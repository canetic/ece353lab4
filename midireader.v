==> flow/design.v <==
module midireader(midi_in, rst_n, clk, LED_out);
	input	midi_in, rst_n, clk;
	output 	[7:0] LED_out;
	reg 	[1:0] rxb;		 
	wire	[7:0] buffer;	 
	wire	[7:0] out;		 
	assign	LED_out = out;
	receiver	RXC(.clk(clk), .rst_n(rst_n), .rxb(rxb[0]), .data(buffer));
	fsm			LED_FSM(.clk(clk), .rst_n(rst_n), .buffer(buffer), .LED_out(out));
	always @(posedge clk) begin
		if(!rst_n) begin
			rxb[1] <= 1'b1;
			rxb[0] <= 1'b1;
		end
		else begin
			rxb[1] <= midi_in;
			rxb[0] <= rxb[1];
		end
	end
endmodule
module receiver(clk, rst_n, rxb, data);
	input 	clk, rst_n, rxb;
	output	[7:0] data;
	wire	[11:0] cnt;				 
	reg		[11:0] cnt_nxt;
	reg		[1:0] state, state_nxt;	 
	reg		[7:0] buffer;			 
	reg		data_in;				 
	wire	[7:0] out;				 
	assign	data = buffer;
	counter		TCNT0(.clk(clk), .rst_n(rst_n), .cnt_nxt(cnt_nxt), .cnt_out(cnt));
	shiftReg	SR0(.clk(clk), .rst_n(rst_n), .rxb(data_in), .data(out));
	always @(posedge clk) begin
		if(!rst_n) begin
			state <= 2'b0;
		end
		else begin
			state <= state_nxt;
		end
	end
	always @(*) begin
		buffer = 8'b0;					 
		data_in = out[0];				 
		cnt_nxt[7:0] = cnt[7:0] + 1'b1;	 
		cnt_nxt[11:8] = cnt[11:8];		 
		case(state)
			2'b0: begin
				if(rxb == 1'b0) begin
					state_nxt = 2'b01;
				end
				else begin
					state_nxt = 2'b0;
					cnt_nxt = 12'b0;
				end
			end
			2'b01: begin
				if(cnt[7:0] < 8'd64) begin
					state_nxt = 2'b00;
				end
				else begin
					state_nxt = 2'b10;
					cnt_nxt[7:0] = 8'b0;
				end
			end
			2'b10: begin
				if(cnt[7:0] < 8'd128) begin
					state_nxt = 2'b10;
				end
				else begin
					state_nxt = 2'b11;
					cnt_nxt[7:0] = 8'b0;
					cnt_nxt[11:8] = cnt[11:8] + 1'b1;
					data_in = rxb;
				end
			end
			2'b11: begin
				if(cnt[11:8] != 4'd8) begin
					state_nxt = 2'b10;
				end
				else begin
					state_nxt = 2'b00;
					cnt_nxt = 12'b0;
					buffer = out;
				end
			end
			default: begin
				state_nxt = 2'b00;
				cnt_nxt = 12'b0;
				data_in = out[0];
				buffer = 8'b0;
			end
		endcase
	end
endmodule
module fsm(clk, rst_n, buffer, LED_out);
	input 	clk, rst_n; 
	input	[7:0] buffer;
	output	[7:0] LED_out;
	reg		[7:0] buffer_in;		 
	reg 	[1:0] state, state_nxt;	 
	wire	[7:0] out;				 
	assign LED_out = out;
	memory	MEM0(clk, rst_n, buffer_in, out);
	always @(posedge clk) begin
		if(!rst_n) begin
			state <= 2'b0;
		end
		else begin
			state <= state_nxt;
		end
	end
	always @(*) begin
		buffer_in = 8'b0;;
		case(state)
			2'b00: begin
				if(buffer[7:4] == 4'h9) begin
					state_nxt = 2'b01;
				end
				else begin
					state_nxt = 2'b00;
				end
			end
			2'b01: begin
				if(buffer == 8'b0) begin
					state_nxt = 2'b01;
				end
				else begin
					state_nxt = 2'b10;
					buffer_in = buffer;
				end
			end
			2'b10: begin
				buffer_in = out;
				if(buffer[7:4] == 4'h8) begin
					state_nxt = 2'b11;
				end
				else begin
					if(buffer[7:4] == 4'h9) begin
						state_nxt = 2'b01;
					end
					else begin
						state_nxt = 2'b10;
					end
				end
			end
			2'b11: begin
				if(buffer == 8'b0) begin
					state_nxt = 2'b11;
					buffer_in = out;
				end
				else begin
					state_nxt = 2'b00;
				end
			end
			default: begin
				state_nxt = 2'b0;
			end
		endcase
	end
endmodule
module shiftReg(clk, rst_n, rxb, data);
	input 	clk, rst_n, rxb;
	output	[7:0] data;
	reg		[7:0] buffer;
	assign 	data = buffer;
	always @(posedge clk) begin
		if(!rst_n) begin
			buffer <= 8'b0;
		end
		else begin
			buffer[7] <= rxb;
			buffer[6] <= buffer[7];
			buffer[5] <= buffer[6];
			buffer[4] <= buffer[5];
			buffer[3] <= buffer[4];
			buffer[2] <= buffer[3];
			buffer[1] <= buffer[2];
			buffer[0] <= buffer[1];
		end
	end
endmodule
module memory(clk, rst_n, data_in, data);
	input 	clk, rst_n;
	input	[7:0] data_in;
	output	[7:0] data;
	reg[7:0] buffer;
	assign	data = buffer;
	always @(posedge clk) begin
		if(!rst_n) begin
			buffer <= 8'b0;
		end
		else begin
			buffer <= data_in;
		end
	end
endmodule
module counter(clk, rst_n, cnt_nxt, cnt_out);
	input 	clk, rst_n; 
	input	[11:0] cnt_nxt;
	output	[11:0] cnt_out;
	reg		[11:0] cnt;
	assign	cnt_out = cnt;
	always @(posedge clk) begin
		if(!rst_n) begin
			cnt <= 8'b0;
		end
		else begin
			cnt <= cnt_nxt;
		end
	end
endmodule
Tool chain data of midireader --
Tool output for the design above, in the order of the flow. Lines are those of the file above, counted from 1. Operators carry their Yosys type and port widths (W data, S select, Z words). Cell names lack the library's common part. A cell with n/a has no value.
Inputs: top midireader, clock port clk, standard-cell library sky130hd, library corner tt_025C_1v80

Word level --
Source: Yosys, flattened and elaborated, memories not mapped. Widths are those after wreduce. Registers that Yosys merges into a memory's read port (data or address) are not register bits. Print and check cells do not count. Equal cells are merged and count once.
Word-level totals: flip-flop bits (word level) 34, cells after elaboration 58, output and inout port bits 8, bits of input ports 3
Operators by class: equality and inequality tests 13, bitwise operators 2, reduce/logical cells 7, magnitude comparators 2, multiplexer cells 25, add/sub/neg operators 2
Operator list (count):
- $mux W8 | 5
- $pmux W8 S4 | 1
- $pmux W8 S3 | 1
- $mux W12 | 2
- $pmux W8 S2 | 1
- $pmux W2 S4 | 2
- $pmux W4 S3 | 1
- $mux W2 | 6
- $eq A2 B2 Y1 const B | 4
- $ne A2 B2 Y1 const B | 4
- $eq A4 B4 Y1 const B | 2
- $add A8 B1 Y8 const B | 1
- $lt A8 B7 Y1 const B | 1
- $lt A8 B8 Y1 const B | 1
- $logic_not A8 Y1 | 1
- $reduce_or A3 Y1 | 2
- $eq A2 B1 Y1 const B | 2
- $logic_not A2 Y1 | 2
- $add A4 B1 Y4 const B | 1
- $ne A4 B4 Y1 const B | 1
- $reduce_and A4 Y1 | 1
- $mux W4 | 1
- $mux W1 | 4
- $not A1 Y1 | 2
- $reduce_and A2 Y1 | 1
- $pmux W1 S2 | 1

Longest topological paths --
Longest topological path by Yosys (ltp), each cell counted once; first at word level (registers and memories cut), then after technology mapping (sequential cells cut; the memories' decode and read muxes count).
Depth: depth after elaboration 7, ABC_AREA 0, gate-level depth with buffers 6, gate-level depth less buffers 6

Synthesis result --
Yosys stat after the flow's synthesis: flattened, memories mapped to cells. It holds for the ABC_AREA given above (unset counts as 0); a run with the other value may have another netlist.
Cells by type:
- dfxtp_1 | count 38, area in all 760.73 um2
- a32o_1 | count 8, area in all 80.077 um2
- a21oi_1 | count 10, area in all 50.048 um2
- and2_1 | count 8, area in all 50.048 um2
- ha_1 | count 4, area in all 50.048 um2
- nor2_1 | count 12, area in all 45.043 um2
- nand2_1 | count 11, area in all 41.29 um2
- nand2b_1 | count 6, area in all 37.536 um2
- a2111oi_2 | count 2, area in all 30.029 um2
- a221o_1 | count 3, area in all 30.029 um2
- xnor2_1 | count 3, area in all 26.275 um2
- inv_1 | count 6, area in all 22.522 um2
- nand3_1 | count 4, area in all 20.019 um2
- nor4_1 | count 3, area in all 18.768 um2
- a311oi_1 | count 2, area in all 17.517 um2
- xor2_1 | count 2, area in all 17.517 um2
- a21o_1 | count 2, area in all 15.014 um2
- a311oi_2 | count 1, area in all 15.014 um2
Other cell types: 13; their cells: 18.
Synthesis totals: buffer cells 3, flip-flop cells 38, mapped area 1460.2 um2, sequential area 760.7 um2, mapped cells 143
The figures by module come from a second, unflattened synthesis with its own total; it is not the netlist above.
Unflattened totals: cells (unflattened synthesis) 169, area total of the unflattened synthesis 1674.1 um2
Rows give one instance, submodules left out.
By module:
- receiver | area 585.6 um2, seq. area 80.1 um2, cells 78, instances 1
- counter | area 336.6 um2, seq. area 240.2 um2, cells 25, instances 1
- fsm | area 279.0 um2, seq. area 80.1 um2, cells 30, instances 1
- memory | area 210.2 um2, seq. area 160.2 um2, cells 16, instances 1
- shiftReg | area 210.2 um2, seq. area 160.2 um2, cells 16, instances 1
- midireader | area 52.6 um2, seq. area 40.0 um2, cells 4, instances 1

Path before layout --
Path of least setup slack by OpenSTA after synthesis, without wires, with an ideal clock, recovery checks aside; 20% of the period is set as input and as output delay. Where synthesis merged equal registers, the netlist keeps one of their names.
Timing path post-synthesis: kind reg-to-reg, start point register RXC.TCNT0.cnt[8], end point register RXC.TCNT0.cnt[11], clock period 2.0 ns, launch time at the first pin 0.000 ns, data arrival time 1.543 ns, path buffers 0, library setup time 0.091 ns, setup slack 0.366 ns, required time 1.909 ns, stages 7, delay of the path 1.634 ns, synthesis period reached 1.634 ns
"delay of the path" = arrival - input delay + setup time. "stages": output pins that drive a net of the path, with the launching flip-flop's if there is one; two outputs of one cell count as two. "synthesis period reached" is the clock period less the worst setup slack; recovery checks do not enter. This is arithmetic on one report: input and output delays are still those of the set period (20% each). Between the ends stands the longest chain of elaborated cells between them, by number of cells; it is not shown to be the way that was timed. Of several equally long chains one is given. Each line given opens the expression or statement behind the cell; cells for indexed reads and writes are added by Yosys, which also makes memories of some case tables.
On the way, post-synthesis: cells stage by stage dfxtp_1 > inv_1 > ha_1 > nand3b_1 > a2111oi_2 > a41oi_1 > a311oi_1, cells in the longest elaborated chain 3, elaborated cells on any way between the ends 7, source lines of those cells 4, classes of those cells add/sub (1); eq/ne (2); mux (3); reduce/logical (1)
RTL lines, path post-synthesis:
- start: declaration | RTL line 201 | reg [11:0] cnt;
- start: assignment | RTL line 205 | cnt <= 8'b0;
- start: assignment | RTL line 208 | cnt <= cnt_nxt;
- $add A4 B1 Y4 | RTL line 72 | cnt_nxt[11:8] = cnt[11:8] + 1'b1;
- $mux W4 | RTL line 66 | if(cnt[7:0] < 8'd128) begin
- $pmux W4 S3 | RTL line 46 | case(state)
- end: assignment | RTL line 205
- end: assignment | RTL line 208
- end: declaration | RTL line 201

Timing after layout --
Path of least setup slack in the final report of stored run 1 (OpenROAD, finished layout, wires in). Where an end is a register, its clock arrival counts in the times.
Timing path after layout: kind reg-to-reg, start point register RXC.TCNT0.cnt[8], end point register RXC.TCNT0.cnt[11], data arrival time 2.08 ns, stages 8, launch time at the first pin 0.37 ns, library setup time 0.11 ns, path buffers 2, setup slack -0.74 ns, clock period 1.07 ns, required time 1.34 ns
Between the ends stands the longest chain of elaborated cells between them, by number of cells; it is not shown to be the way that was timed. Of several equally long chains one is given.
On the way, after layout: cells stage by stage dfxtp_4 > inv_4 > ha_4 > nand3b_1 > buf_4 > a2111oi_4 > buf_4 > a311oi_1, cells in the longest elaborated chain 3, elaborated cells on any way between the ends 7, source lines of those cells 4, classes of those cells add/sub (1); eq/ne (2); mux (3); reduce/logical (1)
RTL lines, path after layout:
- start: declaration | RTL line 201 | reg [11:0] cnt;
- start: assignment | RTL line 205 | cnt <= 8'b0;
- start: assignment | RTL line 208 | cnt <= cnt_nxt;
- $add A4 B1 Y4 | RTL line 72 | cnt_nxt[11:8] = cnt[11:8] + 1'b1;
- $mux W4 | RTL line 66 | if(cnt[7:0] < 8'd128) begin
- $pmux W4 S3 | RTL line 46 | case(state)
- end: assignment | RTL line 205
- end: assignment | RTL line 208
- end: declaration | RTL line 201

--- measured runs ---
Measured results for midireader: 2 stored runs of the Yosys and OpenROAD flow on sky130hd. The settings differ; the order carries no meaning. The constraints put input and output delay at 20% of the set period each and load the outputs with 0.01 pF.
"period achieved" means the clock period less the worst setup slack. The figure is calculated, with input and output delays left at 20% of the set period.
By "time used up by the worst setup path" is meant the share of the clock period that the worst setup path is allowed (20% is reserved at inputs, 20% at outputs), minus its slack. Clock arrival times at its registers enter into it.
"power" is the tool's figure for a default switching activity; nothing was simulated.

[stored run 1] flow files
==> flow/run.sh <==
#!/bin/bash
# the make line also repeats the synthesis and layout settings of config.mk as NAME=value (left out here)
make -C /OpenROAD-flow-scripts/flow DESIGN_CONFIG=/design/flow/config.mk WORK_HOME=/design/flow/orfs CLKGATE_MAP_FILE= finish
==> flow/config.mk <==
export PLATFORM = sky130hd
export DESIGN_NAME = midireader
export DESIGN_NICKNAME = midireader
export VERILOG_FILES = /design/flow/design.v
export SDC_FILE = /design/flow/constraint.sdc
export NUM_CORES = 4
export LEC_CHECK = 0
export CAP_MARGIN = 25
export CORE_MARGIN = 2
export CORE_UTILIZATION = 56
export CTS_CLUSTER_DIAMETER = 121
export GPL_ROUTABILITY_DRIVEN = 1
export GPL_TIMING_DRIVEN = 0
export MAX_ROUTING_LAYER = met5
export PLACE_DENSITY_LB_ADDON = 0.12
export SLEW_MARGIN = 5
==> flow/constraint.sdc <==
create_clock -name core_clock -period 1.07 [get_ports {clk}]
set_input_delay 0.2140 -clock core_clock [delete_from_list [all_inputs] [get_ports {clk}]]
set_output_delay 0.2140 -clock core_clock [all_outputs]
set_load 0.01 [all_outputs]

[stored run 1] result: netlist area reported by Yosys 1460.2 um2; total die area 3031.6 um2; standard-cell area after layout 2079.5 um2; utilization after routing 83.9 %; smallest setup slack -0.743 ns; setup total negative slack -15.842 ns; worst hold slack in the final report 0.414 ns; power 0.002772 W; period achieved 1.813 ns; time used up by the worst setup path 1.81 ns; critical path type reg-to-reg

[stored run 2] flow files
==> flow/run.sh <==
#!/bin/bash
# the make line also repeats the synthesis and layout settings of config.mk as NAME=value (left out here)
make -C /OpenROAD-flow-scripts/flow DESIGN_CONFIG=/design/flow/config.mk WORK_HOME=/design/flow/orfs CLKGATE_MAP_FILE= finish
==> flow/config.mk <==
export PLATFORM = sky130hd
export DESIGN_NAME = midireader
export DESIGN_NICKNAME = midireader
export VERILOG_FILES = /design/flow/design.v
export SDC_FILE = /design/flow/constraint.sdc
export NUM_CORES = 4
export LEC_CHECK = 0
export CAP_MARGIN = 5
export CORE_MARGIN = 6
export CORE_UTILIZATION = 49
export CTS_CLUSTER_DIAMETER = 210
export PLACE_DENSITY_LB_ADDON = 0.26
export SLEW_MARGIN = 20
export TNS_END_PERCENT = 85
==> flow/constraint.sdc <==
create_clock -name core_clock -period 3.08 [get_ports {clk}]
set_input_delay 0.6160 -clock core_clock [delete_from_list [all_inputs] [get_ports {clk}]]
set_output_delay 0.6160 -clock core_clock [all_outputs]
set_load 0.01 [all_outputs]

[stored run 2] result: netlist area reported by Yosys 1460.2 um2; total die area 4434.2 um2; standard-cell area after layout 1654.1 um2; utilization after routing 59.5 %; smallest setup slack 1.160 ns; setup total negative slack 0.000 ns; worst hold slack in the final report 0.426 ns; power 0.0007646 W; period achieved 1.920 ns; time used up by the worst setup path 1.92 ns; critical path type reg-to-reg
--- end ---
